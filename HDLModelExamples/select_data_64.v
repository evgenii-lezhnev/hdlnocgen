==> flow/design.v <==
module select_data_64(
	clk,
	sw_on,			 
	sw_sel_data,	 
	sw_sel_router,	 
	key_inc,			 
	key_dec,			 
	out_router1,	 
	out_router2,	 
	out_router3,
	out_router4,
	out_router5,
	out_router6,
	out_router7,
	out_router8,
	out_router9,
	out_router10,
	out_router11,
	out_router12,
	out_router13,
	out_router14,
	out_router15,
	out_router16,
	out_router17,
	out_router18,
	out_router19,
	out_router20,
	out_router21,
	out_router22,
	out_router23,
	out_router24,
	out_router25,
	out_router26,
	out_router27,
	out_router28,
	out_router29,
	out_router30,
	out_router31,
	out_router32,
	out_router33,
	out_router34,
	out_router35,
	out_router36,
	out_router37,
	out_router38,
	out_router39,
	out_router40,
	out_router41,
	out_router42,
	out_router43,
	out_router44,
	out_router45,
	out_router46,
	out_router47,
	out_router48,
	out_router49,
	out_router50,
	out_router51,
	out_router52,
	out_router53,
	out_router54,
	out_router55,
	out_router56,
	out_router57,
	out_router58,
	out_router59,
	out_router60,
	out_router61,
	out_router62,
	out_router63,
	out_router64,
	hex_data,
	hex_router
);
	input clk;
	input sw_on;
	input sw_sel_data;
	input sw_sel_router;
	input key_inc;
	input key_dec;
	output reg[15-1:0] out_router1;
	output reg[15-1:0] out_router2;
	output reg[15-1:0] out_router3;
	output reg[15-1:0] out_router4;
	output reg[15-1:0] out_router5;
	output reg[15-1:0] out_router6;
	output reg[15-1:0] out_router7;
	output reg[15-1:0] out_router8;
	output reg[15-1:0] out_router9;
	output reg[15-1:0] out_router10;
	output reg[15-1:0] out_router11;
	output reg[15-1:0] out_router12;
	output reg[15-1:0] out_router13;
	output reg[15-1:0] out_router14;
	output reg[15-1:0] out_router15;
	output reg[15-1:0] out_router16;
	output reg[15-1:0] out_router17;
	output reg[15-1:0] out_router18;
	output reg[15-1:0] out_router19;
	output reg[15-1:0] out_router20;
	output reg[15-1:0] out_router21;
	output reg[15-1:0] out_router22;
	output reg[15-1:0] out_router23;
	output reg[15-1:0] out_router24;
	output reg[15-1:0] out_router25;
	output reg[15-1:0] out_router26;
	output reg[15-1:0] out_router27;
	output reg[15-1:0] out_router28;
	output reg[15-1:0] out_router29;
	output reg[15-1:0] out_router30;
	output reg[15-1:0] out_router31;
	output reg[15-1:0] out_router32;
	output reg[15-1:0] out_router33;
	output reg[15-1:0] out_router34;
	output reg[15-1:0] out_router35;
	output reg[15-1:0] out_router36;
	output reg[15-1:0] out_router37;
	output reg[15-1:0] out_router38;
	output reg[15-1:0] out_router39;
	output reg[15-1:0] out_router40;
	output reg[15-1:0] out_router41;
	output reg[15-1:0] out_router42;
	output reg[15-1:0] out_router43;
	output reg[15-1:0] out_router44;
	output reg[15-1:0] out_router45;
	output reg[15-1:0] out_router46;
	output reg[15-1:0] out_router47;
	output reg[15-1:0] out_router48;
	output reg[15-1:0] out_router49;
	output reg[15-1:0] out_router50;
	output reg[15-1:0] out_router51;
	output reg[15-1:0] out_router52;
	output reg[15-1:0] out_router53;
	output reg[15-1:0] out_router54;
	output reg[15-1:0] out_router55;
	output reg[15-1:0] out_router56;
	output reg[15-1:0] out_router57;
	output reg[15-1:0] out_router58;
	output reg[15-1:0] out_router59;
	output reg[15-1:0] out_router60;
	output reg[15-1:0] out_router61;
	output reg[15-1:0] out_router62;
	output reg[15-1:0] out_router63;
	output reg[15-1:0] out_router64;
	output reg[6:0] hex_data;
	output reg[6:0] hex_router;
	reg[15-2:0] data = 7'b00000;
	reg[15-2:0] router = 7'b00000;
	reg flag_key_inc = 1'b0;
	reg flag_key_dec = 1'b0;
	reg[959:0] out_to_router;   
	always@(posedge clk)
	begin
		if(sw_on == 1'b1)
		begin
			out_to_router = (960'b0 + {1'b1, data}) << router*15;
			out_router1 = out_to_router[14:0];
out_router2 = out_to_router[29:15];
out_router3 = out_to_router[44:30];
out_router4 = out_to_router[59:45];
out_router5 = out_to_router[74:60];
out_router6 = out_to_router[89:75];
out_router7 = out_to_router[104:90];
out_router8 = out_to_router[119:105];
out_router9 = out_to_router[134:120];
out_router10 = out_to_router[149:135];
out_router11 = out_to_router[164:150];
out_router12 = out_to_router[179:165];
out_router13 = out_to_router[194:180];
out_router14 = out_to_router[209:195];
out_router15 = out_to_router[224:210];
out_router16 = out_to_router[239:225];
out_router17 = out_to_router[254:240];
out_router18 = out_to_router[269:255];
out_router19 = out_to_router[284:270];
out_router20 = out_to_router[299:285];
out_router21 = out_to_router[314:300];
out_router22 = out_to_router[329:315];
out_router23 = out_to_router[344:330];
out_router24 = out_to_router[359:345];
out_router25 = out_to_router[374:360];
out_router26 = out_to_router[389:375];
out_router27 = out_to_router[404:390];
out_router28 = out_to_router[419:405];
out_router29 = out_to_router[434:420];
out_router30 = out_to_router[449:435];
out_router31 = out_to_router[464:450];
out_router32 = out_to_router[479:465];
out_router33 = out_to_router[494:480];
out_router34 = out_to_router[509:495];
out_router35 = out_to_router[524:510];
out_router36 = out_to_router[539:525];
out_router37 = out_to_router[554:540];
out_router38 = out_to_router[569:555];
out_router39 = out_to_router[584:570];
out_router40 = out_to_router[599:585];
out_router41 = out_to_router[614:600];
out_router42 = out_to_router[629:615];
out_router43 = out_to_router[644:630];
out_router44 = out_to_router[659:645];
out_router45 = out_to_router[674:660];
out_router46 = out_to_router[689:675];
out_router47 = out_to_router[704:690];
out_router48 = out_to_router[719:705];
out_router49 = out_to_router[734:720];
out_router50 = out_to_router[749:735];
out_router51 = out_to_router[764:750];
out_router52 = out_to_router[779:765];
out_router53 = out_to_router[794:780];
out_router54 = out_to_router[809:795];
out_router55 = out_to_router[824:810];
out_router56 = out_to_router[839:825];
out_router57 = out_to_router[854:840];
out_router58 = out_to_router[869:855];
out_router59 = out_to_router[884:870];
out_router60 = out_to_router[899:885];
out_router61 = out_to_router[914:900];
out_router62 = out_to_router[929:915];
out_router63 = out_to_router[944:930];
out_router64 = out_to_router[959:945];
		end
		else
		begin
			out_to_router = 960'b0;
		end
		if(sw_sel_data == 1'b1)
		begin
			if(key_inc == 1'b1 && flag_key_inc == 1'b0)
			begin
				data = data + 1'b1;
				flag_key_inc = 1'b1;
			end
			if(key_inc == 1'b0)
			begin
				flag_key_inc = 1'b0;
			end
			if(key_dec == 1'b1 && flag_key_dec == 1'b0)
			begin
				data = data - 1'b1;
				flag_key_dec = 1'b1;
			end
			if(key_dec == 1'b0)
			begin
				flag_key_dec = 1'b0;
			end
		end
		if(sw_sel_router == 1'b1)
		begin
			if(key_inc == 1'b1 && flag_key_inc == 1'b0)
			begin
				router = router + 1'b1;
				flag_key_inc = 1'b1;
			end
			if(key_inc == 1'b0)
			begin
				flag_key_inc = 1'b0;
			end
			if(key_dec == 1'b1 && flag_key_dec == 1'b0)
			begin
				router = router - 1'b1;
				flag_key_dec = 1'b1;
			end
			if(key_dec == 1'b0)
			begin
				flag_key_dec = 1'b0;
			end
		end
		case(data)
			5'b00000:
				hex_data = ~7'b1111110;		 
			5'b00001:
				hex_data = ~7'b0110000;		 
			5'b00010:
				hex_data = ~7'b1101101;		 
			5'b00011:
				hex_data = ~7'b1111001;		 
			5'b00100:
				hex_data = ~7'b0110011;		 
			5'b00101:
				hex_data = ~7'b1011011;		 
			5'b00110:
				hex_data = ~7'b1011111;		 
			5'b00111:
				hex_data = ~7'b1110000;		 
			5'b01000:
				hex_data = ~7'b1111111;		 
			5'b01001:
				hex_data = ~7'b1111011;		 
		endcase
		case(router)
			5'b00000:
				hex_router = ~7'b1111110;	 
			5'b00001:
				hex_router = ~7'b0110000;	 
			5'b00010:
				hex_router = ~7'b1101101;	 
			5'b00011:
				hex_router = ~7'b1111001;	 
			5'b00100:
				hex_router = ~7'b0110011;	 
			5'b00101:
				hex_router = ~7'b1011011;	 
			5'b00110:
				hex_router = ~7'b1011111;	 
			5'b00111:
				hex_router = ~7'b1110000;	 
			5'b01000:
				hex_router = ~7'b1111111;	 
			5'b01001:
				hex_router = ~7'b1111011;	 
		endcase
	end
endmodule
* Reports on select_data_64
What the tools print for select_data_64, step after step. Lines are those of the file above, counted from 1. Operators carry their Yosys type and port widths (W data, S select, Z words). Cell names lack the library's common part. The mark -- stands for no value.
Set-up: top module select_data_64, clock port clk, standard-cell library sky130hd, library corner tt_025C_1v80

* Word level
Yosys after proc, flatten, opt, wreduce and memory -nomap, before mapping. Memory bits, and registers merged into a memory's read port (data or address), are not among the register bits. Print and check cells are not counted. Equal cells are merged and count once.
Bit counts: register bits after elaboration 1004, bits of input ports 6, cells after elaboration 128
Cells by class: add/sub/neg operators 4, multipliers 1, equality and inequality tests 18, shifts and indexed selects 1, muxes and demuxes 22, bitwise logic cells 4, reductions and logical operators 8
Operators with widths (number):
- $shl A15 B18 Y960 | 1
- $pmux W7 S10 | 2
- $eq A14 B3 Y1 const B | 8
- $mux W14 | 8
- $mul A14 B4 Y18 const B | 1
- $eq A14 B2 Y1 const B | 4
- $eq A14 B4 Y1 const B | 4
- $add A14 B1 Y14 const B | 2
- $sub A14 B1 Y14 const B | 2
- $eq A14 B1 Y1 const B | 2
- $logic_not A14 Y1 | 2
- $reduce_bool A10 Y1 | 2
- $mux W1 | 12
- $logic_and A1 B1 Y1 | 4
- $not A1 Y1 | 4

* Depth
Longest topological path by Yosys (ltp), each cell counted once; first at word level (registers and memories cut), then after technology mapping (sequential cells cut; the memories' decode and read muxes count).
Logic depth: depth in word-level cells 14, ABC_AREA 0, mapped depth 14, depth with buffers taken out 12

* Mapped cells and area
Yosys stat after the flow's synthesis: flattened, memories mapped to cells. It holds for the ABC_AREA given above (unset counts as 0); a run with the other value may have another netlist.
Mapped netlist: standard cells after synthesis 2635, chip area (Yosys) 38976.1 um^2, sequential part of the area 29848.6 um^2, mapped flip-flops 1004, buffer cells 261
Cell types:
- edfxtp_1 | number 974, total area 2.92E+04 um^2
- and2_1 | number 642, total area 4.02E+03 um^2
- nor3_1 | number 277, total area 1386.33 um^2
- clkbuf_1 | number 223, total area 837.053 um^2
- dfxtp_1 | number 30, total area 600.576 um^2
- nor2_1 | number 112, total area 420.403 um^2
- xnor2_1 | number 29, total area 253.994 um^2
- nand2_1 | number 50, total area 187.68 um^2
- nor4_1 | number 23, total area 143.888 um^2
- mux2i_1 | number 12, total area 120.115 um^2
- xor2_1 | number 12, total area 105.101 um^2
- nand3_1 | number 20, total area 100.096 um^2
- o21ai_0 | number 19, total area 95.091 um^2
- buf_1 | number 25, total area 93.84 um^2
- inv_1 | number 24, total area 90.086 um^2
- mux2_2 | number 7, total area 78.826 um^2
- nand4_1 | number 12, total area 75.072 um^2
- or3_1 | number 9, total area 56.304 um^2
Other cell types: 51; their cells: 135.

* Timing after synthesis
Source: OpenSTA report_checks on the synthesized netlist (no wires, ideal clock, input and output delay 20% of the period each), path of least setup slack; recovery checks are left aside. Register names are those of the netlist, which keeps one name where synthesis merged equal registers.
Timing after synthesis: kind input-to-reg, start point input sw_sel_data, end point register hex_router[0], period 5900 ps, input delay 1180 ps, setup time 380 ps, time at the first pin 1180 ps, arrival time 4617 ps, required time 5520 ps, slack 903 ps, delay of the path 3817 ps, stages 13, buffers on the path 2, period reached after synthesis 4997 ps
"delay of the path" = arrival - input delay + setup time. "stages": output pins that drive a net of the path, with the launching flip-flop's if there is one; two outputs of one cell count as two. "period reached after synthesis" = period - worst setup slack (recovery checks aside). The figure is calculated, with input and output delays left at 20% of the set period. The rows between start and end are the longest chain of elaborated cells between them; the timing report does not say that the signal goes this way. Where chains are equally long, one stands for them. Each line given opens the expression or statement behind the cell; cells for indexed reads and writes are added by Yosys, which also makes memories of some case tables. A register here has more assigning lines than the two given. Only ways into the end's enable, where the timed path ends, are counted here.
On the way, after synthesis: path through buf_2 nor3b_1 mux2i_1 ha_1 nor4bb_1 nor2_1 o31ai_1 xor2_1 nand4b_1 or4b_1 or4_1 clkbuf_1 nor3_1, cells in the longest elaborated chain 10
RTL lines, path after synthesis:
- start: declaration | line 77 | input sw_sel_data;
- $mux W1 | line 226 | if(sw_sel_data == 1'b1)
- $not A1 Y1 | line 249 | if(key_inc == 1'b1 && flag_key_inc == 1'b0)
- $logic_and A1 B1 Y1 | line 249
- $mux W14 | line 249
- $mux W14 | line 247 | if(sw_sel_router == 1'b1)
- $sub A14 B1 Y14 | line 260 | router = router - 1'b1;
- $mux W14 | line 258 | if(key_dec == 1'b1 && flag_key_dec == 1'b0)
- $mux W14 | line 247
- $eq A14 B4 Y1 | line 290 | case(router)
- $reduce_bool A10 Y1
- end: assignment | line 292 | hex_router = ~7'b1111110;
- end: assignment | line 294 | hex_router = ~7'b0110000;
- end: declaration | line 146 | output reg[6:0] hex_router;

* Timing after layout
Path of least setup slack in the final report of record 2 (OpenROAD, finished layout, wires in). Where an end is a register, its clock arrival counts in the times. The path's times are printed in steps of 10 ps; the period is the one set.
Timing after layout: kind input-to-reg, start point input key_inc, end point register hex_router[1], period 5230 ps, input delay 1050 ps, setup time 250 ps, time at the first pin 1050 ps, arrival time 5120 ps, required time 5660 ps, slack 530 ps, stages 14, buffers on the path 3
The rows between start and end are the longest chain of elaborated cells between them; the timing report does not say that the signal goes this way. Where chains are equally long, one stands for them. A register here has more assigning lines than the two given. The path ends at the data pin of a flip-flop with enable; ways to the enable are not counted.
On the way, after layout: path through clkdlybuf4s50_1 nor3b_1 buf_4 mux2i_1 ha_1 nor4bb_1 buf_4 nor2_1 o31ai_1 xor2_1 nand4b_1 or4b_1 or4_1 a2111oi_0, cells in the longest elaborated chain 13
RTL lines, path after layout:
- start: declaration | line 79 | input key_inc;
- $logic_and A1 B1 Y1 | line 228 | if(key_inc == 1'b1 && flag_key_inc == 1'b0)
- $mux W1 | line 228
- $mux W1 | line 233 | if(key_inc == 1'b0)
- $mux W1 | line 226 | if(sw_sel_data == 1'b1)
- $not A1 Y1 | line 249 | if(key_inc == 1'b1 && flag_key_inc == 1'b0)
- $logic_and A1 B1 Y1 | line 249
- $mux W14 | line 249
- $mux W14 | line 247 | if(sw_sel_router == 1'b1)
- $sub A14 B1 Y14 | line 260 | router = router - 1'b1;
- $mux W14 | line 258 | if(key_dec == 1'b1 && flag_key_dec == 1'b0)
- $mux W14 | line 247
- $eq A14 B4 Y1 | line 290 | case(router)
- $pmux W7 S10 | line 290
- end: assignment | line 292 | hex_router = ~7'b1111110;
- end: assignment | line 294 | hex_router = ~7'b0110000;
- end: declaration | line 146 | output reg[6:0] hex_router;

Data sheet: physical implementation of select_data_64

select_data_64 through Yosys and OpenROAD on sky130hd: 2 stored runs, unordered, with their settings and measured results. The constraints put input and output delay at 20% of the set period each and load the outputs with 0.01 pF.
By "reached clock period" is meant the clock period of the run minus its worst setup slack. This is arithmetic on one report: input and output delays are still those of the set period (20% each).
"worst path time" = time allowed to the worst setup path (clock period - input delay - output delay, where it has them) - its slack; a late launch clock adds to it, a late capture clock takes from it.
"worst path time" is given in steps of 10 ps.

* Record 1 | settings: period_ns 4.84; CORE_UTILIZATION 46; SETUP_SLACK_MARGIN 0.49; PLACE_DENSITY 0.71; CORE_MARGIN 7; CELL_PAD_IN_SITES_GLOBAL_PLACEMENT 3; CELL_PAD_IN_SITES_DETAIL_PLACEMENT 2; TNS_END_PERCENT 35; GPL_TIMING_DRIVEN 1; CTS_CLUSTER_SIZE 14; CTS_CLUSTER_DIAMETER 89; CAP_MARGIN 5; SLEW_MARGIN 0 | incomplete, placement halted on DPL-0033
* Record 2 | settings: period_ns 5.23; CAP_MARGIN 20; CORE_MARGIN 2; CORE_UTILIZATION 40; SLEW_MARGIN 20 | results: post-layout utilization 0.554; worst setup slack after layout 533 ps; reached clock period 4,697 ps; die size 99,954.0 um^2; netlist area reported by Yosys 38,976.1 um^2; final setup TNS 0 ps; worst hold slack 530 ps; worst path time 3,650 ps; class of the worst setup path input-to-reg
