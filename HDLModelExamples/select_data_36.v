==> flow/design.v <==
module select_data_36(
	clk,
	sw_on,			 
	sw_sel_data,	 
	sw_sel_router,	 
	key_inc,			 
	key_dec,			 
	out_router1,	 
	out_router2,	 
	out_router3,
	out_router4,
	out_router5,
	out_router6,
	out_router7,
	out_router8,
	out_router9,
	out_router10,
	out_router11,
	out_router12,
	out_router13,
	out_router14,
	out_router15,
	out_router16,
	out_router17,
	out_router18,
	out_router19,
	out_router20,
	out_router21,
	out_router22,
	out_router23,
	out_router24,
	out_router25,
	out_router26,
	out_router27,
	out_router28,
	out_router29,
	out_router30,
	out_router31,
	out_router32,
	out_router33,
	out_router34,
	out_router35,
	out_router36,
	hex_data,
	hex_router
);
	input clk;
	input sw_on;
	input sw_sel_data;
	input sw_sel_router;
	input key_inc;
	input key_dec;
	output reg[13-1:0] out_router1;
	output reg[13-1:0] out_router2;
	output reg[13-1:0] out_router3;
	output reg[13-1:0] out_router4;
	output reg[13-1:0] out_router5;
	output reg[13-1:0] out_router6;
	output reg[13-1:0] out_router7;
	output reg[13-1:0] out_router8;
	output reg[13-1:0] out_router9;
	output reg[13-1:0] out_router10;
	output reg[13-1:0] out_router11;
	output reg[13-1:0] out_router12;
	output reg[13-1:0] out_router13;
	output reg[13-1:0] out_router14;
	output reg[13-1:0] out_router15;
	output reg[13-1:0] out_router16;
	output reg[13-1:0] out_router17;
	output reg[13-1:0] out_router18;
	output reg[13-1:0] out_router19;
	output reg[13-1:0] out_router20;
	output reg[13-1:0] out_router21;
	output reg[13-1:0] out_router22;
	output reg[13-1:0] out_router23;
	output reg[13-1:0] out_router24;
	output reg[13-1:0] out_router25;
	output reg[13-1:0] out_router26;
	output reg[13-1:0] out_router27;
	output reg[13-1:0] out_router28;
	output reg[13-1:0] out_router29;
	output reg[13-1:0] out_router30;
	output reg[13-1:0] out_router31;
	output reg[13-1:0] out_router32;
	output reg[13-1:0] out_router33;
	output reg[13-1:0] out_router34;
	output reg[13-1:0] out_router35;
	output reg[13-1:0] out_router36;
	output reg[6:0] hex_data;
	output reg[6:0] hex_router;
	reg[13-2:0] data = 6'b00000;
	reg[13-2:0] router = 6'b00000;
	reg flag_key_inc = 1'b0;
	reg flag_key_dec = 1'b0;
	reg[467:0] out_to_router;   
	always@(posedge clk)
	begin
		if(sw_on == 1'b1)
		begin
			out_to_router = (468'b0 + {1'b1, data}) << router*13;
			out_router1 = out_to_router[12:0];
			out_router2 = out_to_router[25:13];
			out_router3 = out_to_router[38:26];
			out_router4 = out_to_router[51:39];
			out_router5 = out_to_router[64:52];
			out_router6 = out_to_router[77:65];
			out_router7 = out_to_router[90:78];
			out_router8 = out_to_router[103:91];
			out_router9 = out_to_router[116:104];
			out_router10 = out_to_router[129:117];
			out_router11 = out_to_router[142:130];
			out_router12 = out_to_router[155:143];
			out_router13 = out_to_router[168:156];
			out_router14 = out_to_router[181:169];
			out_router15 = out_to_router[194:182];
			out_router16 = out_to_router[207:195];
			out_router17 = out_to_router[220:208];
			out_router18 = out_to_router[233:221];
			out_router19 = out_to_router[246:234];
			out_router20 = out_to_router[259:247];
			out_router21 = out_to_router[272:260];
			out_router22 = out_to_router[285:273];
			out_router23 = out_to_router[298:286];
			out_router24 = out_to_router[311:299];
			out_router25 = out_to_router[324:312];
			out_router26 = out_to_router[337:325];
			out_router27 = out_to_router[350:338];
			out_router28 = out_to_router[363:351];
			out_router29 = out_to_router[376:364];
			out_router30 = out_to_router[389:377];
			out_router31 = out_to_router[402:390];
			out_router32 = out_to_router[415:403];
			out_router33 = out_to_router[428:416];
			out_router34 = out_to_router[441:429];
			out_router35 = out_to_router[454:442];
			out_router36 = out_to_router[467:455];
		end
		else
		begin
			out_to_router = 468'b0;
		end
		if(sw_sel_data == 1'b1)
		begin
			if(key_inc == 1'b1 && flag_key_inc == 1'b0)
			begin
				data = data + 1'b1;
				flag_key_inc = 1'b1;
			end
			if(key_inc == 1'b0)
			begin
				flag_key_inc = 1'b0;
			end
			if(key_dec == 1'b1 && flag_key_dec == 1'b0)
			begin
				data = data - 1'b1;
				flag_key_dec = 1'b1;
			end
			if(key_dec == 1'b0)
			begin
				flag_key_dec = 1'b0;
			end
		end
		if(sw_sel_router == 1'b1)
		begin
			if(key_inc == 1'b1 && flag_key_inc == 1'b0)
			begin
				router = router + 1'b1;
				flag_key_inc = 1'b1;
			end
			if(key_inc == 1'b0)
			begin
				flag_key_inc = 1'b0;
			end
			if(key_dec == 1'b1 && flag_key_dec == 1'b0)
			begin
				router = router - 1'b1;
				flag_key_dec = 1'b1;
			end
			if(key_dec == 1'b0)
			begin
				flag_key_dec = 1'b0;
			end
		end
		case(data)
			5'b00000:
				hex_data = ~7'b1111110;		 
			5'b00001:
				hex_data = ~7'b0110000;		 
			5'b00010:
				hex_data = ~7'b1101101;		 
			5'b00011:
				hex_data = ~7'b1111001;		 
			5'b00100:
				hex_data = ~7'b0110011;		 
			5'b00101:
				hex_data = ~7'b1011011;		 
			5'b00110:
				hex_data = ~7'b1011111;		 
			5'b00111:
				hex_data = ~7'b1110000;		 
			5'b01000:
				hex_data = ~7'b1111111;		 
			5'b01001:
				hex_data = ~7'b1111011;		 
		endcase
		case(router)
			5'b00000:
				hex_router = ~7'b1111110;	 
			5'b00001:
				hex_router = ~7'b0110000;	 
			5'b00010:
				hex_router = ~7'b1101101;	 
			5'b00011:
				hex_router = ~7'b1111001;	 
			5'b00100:
				hex_router = ~7'b0110011;	 
			5'b00101:
				hex_router = ~7'b1011011;	 
			5'b00110:
				hex_router = ~7'b1011111;	 
			5'b00111:
				hex_router = ~7'b1110000;	 
			5'b01000:
				hex_router = ~7'b1111111;	 
			5'b01001:
				hex_router = ~7'b1111011;	 
		endcase
	end
endmodule
# From RTL to reports: select_data_36

What the tools print for select_data_36, step after step.
Lines are those of the file above, counted from 1.
Library cell names are shortened.
Not given: -

Top module: select_data_36
Clock input: clk
Standard-cell library: sky130hd
Timing corner: tt_025C_1v80

# After elaboration

Source: Yosys, flattened and elaborated, memories not mapped. Widths are those after wreduce. Registers that Yosys merges into a memory's read port (data or address) are not register bits. Print and check cells do not count. Equal cells are merged and count once.

$add $sub $neg: 4
Multipliers: 1
Equal/unequal tests: 18
Shifts and indexed selects: 1
Multiplexer cells: 22
Bitwise operators: 4
Reductions and logical operators: 8

Operators by type and width:

| operator                                              | count |
| left shift 13 x 16 -> 468 bit                         | 1 |
| case mux 7 bit (select 10 bit)                        | 2 |
| equality test 12 x 3 -> 1 bit (second input constant) | 8 |
| two-way mux 12 bit                                    | 8 |
| multiplier 12 x 4 -> 16 bit (second input constant)   | 1 |
| equality test 12 x 2 -> 1 bit (second input constant) | 4 |
| equality test 12 x 4 -> 1 bit (second input constant) | 4 |
| adder 12 x 1 -> 12 bit (second input constant)        | 2 |
| subtractor 12 x 1 -> 12 bit (second input constant)   | 2 |
| equality test 12 x 1 -> 1 bit (second input constant) | 2 |
| zero test 12 bit                                      | 2 |
| nonzero test 10 bit                                   | 2 |
| two-way mux 1 bit                                     | 12 |
| logical AND 1 bit                                     | 4 |
| NOT 1 bit                                             | 4 |

Bits in registers: 508
Bits of input ports: 6
Output and inout bits: 482
Word-level cells: 100

# Longest topological paths

Yosys ltp: most cells in a row. Word level: on the elaborated netlist, between registers, memories and ports. Mapped: between sequential cells and ports; inverters and the memories' decode and read muxes count.

Depth in word-level cells: 14
ABC_AREA: 1
Gate-level depth with buffers: 23
Mapped depth without buffers: 23

# Synthesis result

Source: synth_stat.txt of the flow (Yosys; design flattened, memories mapped). It holds for the ABC_AREA given above (unset counts as 0); a run with the other value may have another netlist.
The area totals of this step are shown rounded.

Cell types:

| type     | count | total area (sq um) |
| edfxtp_1 | 482   | 1.45E+04 |
| nor2_1   | 523   | 1.96E+03 |
| nand2_1  | 173   | 649.373 |
| dfxtp_1  | 26    | 520.499 |
| inv_1    | 112   | 420.403 |
| nand3_1  | 72    | 360.346 |
| clkbuf_1 | 87    | 326.563 |
| nor2_4   | 12    | 135.13 |
| nand2_2  | 19    | 118.864 |
| nand3_2  | 11    | 110.106 |
| nand4_1  | 16    | 100.096 |
| o21ai_0  | 13    | 65.062 |
| nor2_2   | 10    | 62.56 |
| ha_1     | 4     | 50.048 |
| inv_2    | 13    | 48.797 |
| nor2_8   | 2     | 40.038 |
| nor3_1   | 8     | 40.038 |
| o21ai_2  | 4     | 35.034 |

Other cell types: 21; their cells: 35.

Mapped cells: 1622
Cell area after synthesis: 20000 sq um
Sequential area: 15000 sq um
Mapped flip-flops: 508
Buffer cells: 93

# Timing after synthesis

Path of least setup slack by OpenSTA after synthesis, without wires, with an ideal clock, recovery checks aside; 20% of the period is set as input and as output delay. Where synthesis merged equal registers, the netlist keeps one of their names.

Path type: input -> register
Start point: input port key_inc
End point: register hex_data[0]
Clock period: 6.13 ns
Input delay: 1.226 ns
Library setup time: 0.332 ns
Time at the first pin: 1.226 ns
Data arrival time: 3.188 ns
Data required time: 5.798 ns
Slack: 2.610 ns
Delay of the path: 2.294 ns
Stages on the path: 20
Buffers on the path: 0
Synthesis period reached: 3.52 ns

"delay of the path" is the arrival time less input delay plus setup time.
"stages on the path": output pins that drive a net of the path, with the launching flip-flop's if there is one; two outputs of one cell count as two.
"synthesis period reached" is the clock period less the worst setup slack; recovery checks do not enter. This is arithmetic on one report: input and output delays are still those of the set period (20% each).
The rows between start and end are the longest chain of elaborated cells between them; the timing report does not say that the signal goes this way. Where chains are equally long, one stands for them.
A line is the first line of the expression or statement that the cell stems from. Yosys adds cells for indexed reads and writes and turns some case tables into memories.
A register here has more assigning lines than the two given.
The path ends at the enable pin of a flip-flop; only ways to that pin are counted.

Cells stage by stage: inv_2 nor2_4 nand2_1 nand2_1 ha_1 inv_1 nor2_1 nand3_1 nor2_2 nand3_1 nor2_2 nand2_1 nand2_1 nand2_1 nand2_1 nand2_2 nor2_8 nand2_1 a21oi_1 nand3b_1
Cells in the longest elaborated chain: 8
Elaborated cells between the ends (all ways): 17
RTL lines with such cells: 5
Classes of those cells: 1 x add/sub; 9 x eq/ne; 4 x mux; 3 x reduce/logical

Ends and longest elaborated chain, post-synthesis:

| element                       | RTL line | RTL |
| from (decl)                   | 51       | `input key_inc;` |
| logical AND 1 bit             | 144      | `if(key_inc == 1'b1 && flag_key_inc == 1'b0)` |
| two-way mux 12 bit            | 144      |  |
| two-way mux 12 bit            | 142      | `if(sw_sel_data == 1'b1)` |
| subtractor 12 x 1 -> 12 bit   | 155      | `data = data - 1'b1;` |
| two-way mux 12 bit            | 153      | `if(key_dec == 1'b1 && flag_key_dec == 1'b0)` |
| two-way mux 12 bit            | 142      |  |
| equality test 12 x 4 -> 1 bit | 184      | `case(data)` |
| nonzero test 10 bit           | -        |  |
| to (assign)                   | 186      | `hex_data = ~7'b1111110;` |
| to (assign)                   | 188      | `hex_data = ~7'b0110000;` |
| to (decl)                     | 89       | `output reg[6:0] hex_data;` |

# Worst path after layout

From the final timing report of record 1: the path of least setup slack in the routed layout; clock arrival at registers is part of the times.

Path type: input -> register
Start point: input port key_inc
End point: register hex_data[6]
Clock period: 9.54 ns
Input delay: 1.91 ns
Library setup time: 0.33 ns
Time at the first pin: 1.91 ns
Data arrival time: 5.02 ns
Data required time: 9.80 ns
Slack: 4.78 ns
Stages on the path: 22
Buffers on the path: 1

The rows between start and end are the longest chain of elaborated cells between them; the timing report does not say that the signal goes this way. Where chains are equally long, one stands for them.
A register here has more assigning lines than the two given.
The path ends at the enable pin of a flip-flop; only ways to that pin are counted.

Cells stage by stage: clkdlybuf4s50_1 inv_2 nor2_4 nand2_1 nand2_1 ha_1 inv_1 nor2_1 nand3_1 nor2_2 nand3_1 nor2_2 nand2_1 nand2_1 nand2_1 nand2_1 nand2_2 nor2_8 nand3_1 nand2_1 nor2_2 nand3b_1
Cells in the longest elaborated chain: 8
Elaborated cells between the ends (all ways): 17
RTL lines with such cells: 5
Classes of those cells: 1 x add/sub; 9 x eq/ne; 4 x mux; 3 x reduce/logical

Ends and longest elaborated chain, after layout:

| element                       | RTL line | RTL |
| from (decl)                   | 51       | `input key_inc;` |
| logical AND 1 bit             | 144      | `if(key_inc == 1'b1 && flag_key_inc == 1'b0)` |
| two-way mux 12 bit            | 144      |  |
| two-way mux 12 bit            | 142      | `if(sw_sel_data == 1'b1)` |
| subtractor 12 x 1 -> 12 bit   | 155      | `data = data - 1'b1;` |
| two-way mux 12 bit            | 153      | `if(key_dec == 1'b1 && flag_key_dec == 1'b0)` |
| two-way mux 12 bit            | 142      |  |
| equality test 12 x 4 -> 1 bit | 184      | `case(data)` |
| nonzero test 10 bit           | -        |  |
| to (assign)                   | 186      | `hex_data = ~7'b1111110;` |
| to (assign)                   | 188      | `hex_data = ~7'b0110000;` |
| to (decl)                     | 89       | `output reg[6:0] hex_data;` |

--- measured runs ---
Top module select_data_36; platform sky130hd; tools Yosys and OpenROAD; 2 stored runs in no particular order. Input and output delays are each 20% of the period that was set; the output load is 0.01 pF.
"clock period reached" = clock period - worst setup slack. The figure is calculated, with input and output delays left at 20% of the set period.
By "worst setup path time" is meant the share of the clock period that the worst setup path is allowed (20% is reserved at inputs, 20% at outputs), minus its slack. Clock arrival times at its registers enter into it.
"power consumption" rests on the timing tool's default activity at the inputs, not on a simulated workload.
Values from the reports are rounded here.
A setting shown as - is not set for that run.
Among the results, - means that no value is shown for the run.

| name                                      | record 1          | record 2 |
| period_ns                                 | 9.54              | 6.31     |
| CORE_UTILIZATION                          | 39                | 72       |
| PLACE_DENSITY_LB_ADDON                    | 0.25              | 0.23     |
| CELL_PAD_IN_SITES_DETAIL_PLACEMENT        | 0                 | 0        |
| TNS_END_PERCENT                           | 65                | 60       |
| ABC_AREA                                  | 1                 | -        |
| GPL_TIMING_DRIVEN                         | 0                 | -        |
| CTS_CLUSTER_DIAMETER                      | 254               | -        |
| CAP_MARGIN                                | 35                | 35       |
| SLEW_MARGIN                               | 0                 | 20       |
| CORE_MARGIN                               | 2                 | 2        |
| CORE_ASPECT_RATIO                         | -                 | 0.89     |
| CTS_CLUSTER_SIZE                          | -                 | 58       |
| worst hold slack in the final report (ns) | 0.46              | -        |
| clock period reached (ns)                 | 4.764             | -        |
| netlist area reported by Yosys (sq um)    | 20000             | -        |
| worst setup path time (ns)                | 2.86              | -        |
| critical path type                        | input -> register | -        |
| power consumption (uW)                    | 5400              | -        |
| standard-cell area after routing (sq um)  | 27000             | -        |
| post-route utilization                    | 0.54              | -        |
| sum of negative setup slack (ns)          | 0.000             | -        |
| setup slack of the worst path (ns)        | 4.8               | -        |
| total die area (sq um)                    | 53000             | -        |

Record 2: did not finish, clock tree synthesis stopped with DPL-0033
--- end ---
